==> flow/design.v <==
	module im(inst, pc, clk);
		input [31:0] pc;
		input clk;
		output [31:0] inst;
		reg [31:0] mem[0:31];		 
		reg [31:0] inst;
		integer addr;
		initial begin
			mem[0] = 32'h00000000;
			mem[1] = 32'h00000000;
			mem[2] = 32'h00000000;
			mem[3] = 32'b10001100000100010000000000001000;
			mem[4] = 32'b10001100000100100000000000000100;
			mem[5] = 32'b00000010001100100100000000100000;
		end
		always @(posedge clk) begin
			addr = pc[31:0];
			inst = mem[addr/4];
		end	
	endmodule
* Reports on im
What the tools print for im, step after step. Lines are those of the file above, counted from 1. Operators: Yosys type, input widths -> output width; for muxes data width and select width s. Cell names lack the library's common part. Not given: --
Inputs: top module im, clock clk, standard-cell library sky130hd, timing corner tt_025C_1v80

* Elaborated design
Counts by Yosys on the flattened word-level netlist (proc, flatten, opt, wreduce; memories kept). Register bits leave out memories and registers merged into their read ports (data or address); mux counts leave out enables and synchronous resets folded into registers. Print and check cells are left out. Cells with the same type and inputs are merged into one. Yosys's memory passes give these memory sizes; they may raise the number of words (mostly to a power of two), join words into wider ones and drop unused or constant bits.
Word-level totals: flip-flop bits (word level) 32, bits in read-only memories 384, word width x clocked read ports 12, memory cells 1, bits of input ports 33, cells after elaboration 5
Memory list:
- mem | words 32, bits a word 12, rd ports 1, wr ports 0, line 5 | reg [31:0] mem[0:31];
Operators by class: add/sub/neg operators 1, bitwise logic cells 1, reductions and logical operators 1
Operators with widths (number):
- $add 5x1->5 | 1
- $reduce_or 2->1 | 1
- $and 1x1->1 | 1

* Depth
Depth = most cells in a row (Yosys ltp): at word level without a register or memory, in the mapped netlist without a sequential cell, where the memories' decode and read muxes count.
Depth: depth in word-level cells 3, ABC_AREA 1, depth in mapped cells 7, gate-level depth less buffers 7

* Synthesis result
Source: synth_stat.txt of the flow (Yosys; design flattened, memories mapped). It holds for the ABC_AREA given above (unset counts as 0); a run with the other value may have another netlist.
Synthesis totals: standard cells after synthesis 54, chip area (Yosys) 424.2 µm², mapped flip-flops 6, buffers 26
Cell types:
- buf_4 | number 26, total area 195.187 µm²
- dfxtp_1 | number 6, total area 120.115 µm²
- nand2_1 | number 9, total area 33.782 µm²
- ha_1 | number 2, total area 25.024 µm²
- inv_1 | number 6, total area 22.522 µm²
- nand3_1 | number 2, total area 10.01 µm²
- o21a_1 | number 1, total area 7.507 µm²
- nor2_2 | number 1, total area 6.256 µm²
- conb_1 | number 1, total area 3.754 µm²

* Path before layout
Path of least setup slack by OpenSTA after synthesis, without wires, with an ideal clock, recovery checks aside; 20% of the period is set as input and as output delay. Where synthesis merged equal registers, the netlist keeps one of their names.
Timing path post-synthesis: path type input-to-reg, start input port pc[1], end register (no name shown), period 1.45 ns, external input delay 0.290 ns, library setup time 0.115 ns, launch time at the first pin 0.290 ns, data arrival time 1.095 ns, required time 1.335 ns, setup slack 0.240 ns, path delay 0.920 ns, stages 7, buffers on the path 0, synthesis period reached 1.21 ns
"path delay" is the arrival time less input delay plus setup time. "stages" counts driving pins, that of a launching flip-flop among them; a cell with two outputs on the path counts twice. "synthesis period reached" = period - worst setup slack (recovery checks aside). The figure is calculated, with input and output delays left at 20% of the set period. Between the ends stands the longest chain of elaborated cells between them, by number of cells; it is not shown to be the way that was timed. Of several equally long chains one is given. A line is the first line of the expression or statement that the cell stems from. Yosys adds cells for indexed reads and writes and turns some case tables into memories.
Between the ends, post-synthesis: cell sequence o21a_1 ha_1 ha_1 nand2_1 inv_1 nand3_1 nand2_1, length of the longest elaborated chain 3
Ends and longest elaborated chain, post-synthesis:
- from (decl) | line 2 | input [31:0] pc;
- $reduce_or 2->1
- $and 1x1->1
- $add 5x1->5

* Worst path after layout
Path of least setup slack in the final report of job 1 (OpenROAD, finished layout, wires in). Where an end is a register, its clock arrival counts in the times.
Timing path post-layout: path type reg-to-output, start register (no name shown), end output port inst[25], period 1.92 ns, output delay 0.38 ns, launch time at the first pin 0.24 ns, data arrival time 1.15 ns, required time 1.54 ns, setup slack 0.39 ns, stages 2, buffers on the path 1
Between the ends, post-layout: cell sequence dfxtp_1 clkdlybuf4s50_1, length of the longest elaborated chain 0
Ends and longest elaborated chain, post-layout:
- to (decl) | line 4 | output [31:0] inst;

Measured data: module im, platform sky130hd, 2 stored runs of the flow under differing settings, order arbitrary. Input and output delays are each 20% of the period that was set; the output load is 0.01 pF.
"reached clock period" means the clock period less the worst setup slack. The figure is calculated, with input and output delays left at 20% of the set period.
"time used up by the worst setup path" is the time allowed to the run's worst setup path (the clock period less input and output delay, where it has them) less its slack. Clock arrival times count: a late capture clock shortens it, a late launch clock lengthens it.
"total power of the final layout" rests on the timing tool's default activity at the inputs, not on a simulated workload.

* Job 1 | settings: period_ns 1.92; CORE_UTILIZATION 17; PLACE_DENSITY_LB_ADDON 0.05; TNS_END_PERCENT 50; ABC_AREA 1; MAX_ROUTING_LAYER met4; CAP_MARGIN 20; CORE_MARGIN 2; SLEW_MARGIN 20 | results: reached clock period 1.529 ns; time used up by the worst setup path 1.15 ns; worst path kind reg-to-output; chip area after synthesis (Yosys) 424.2 µm²; setup slack of the worst path 0.391 ns; total power of the final layout 376.3 µW; die footprint 2910.6 µm²; final utilization 0.224
* Job 2 | settings: period_ns 2.28; CORE_UTILIZATION 62; SETUP_SLACK_MARGIN -0.22; CORE_MARGIN 5; ABC_AREA 1; GPL_TIMING_DRIVEN 1; CTS_CLUSTER_SIZE 69; CAP_MARGIN 20; SLEW_MARGIN 20 | not finished: floorplanning ended with error PDN-0185
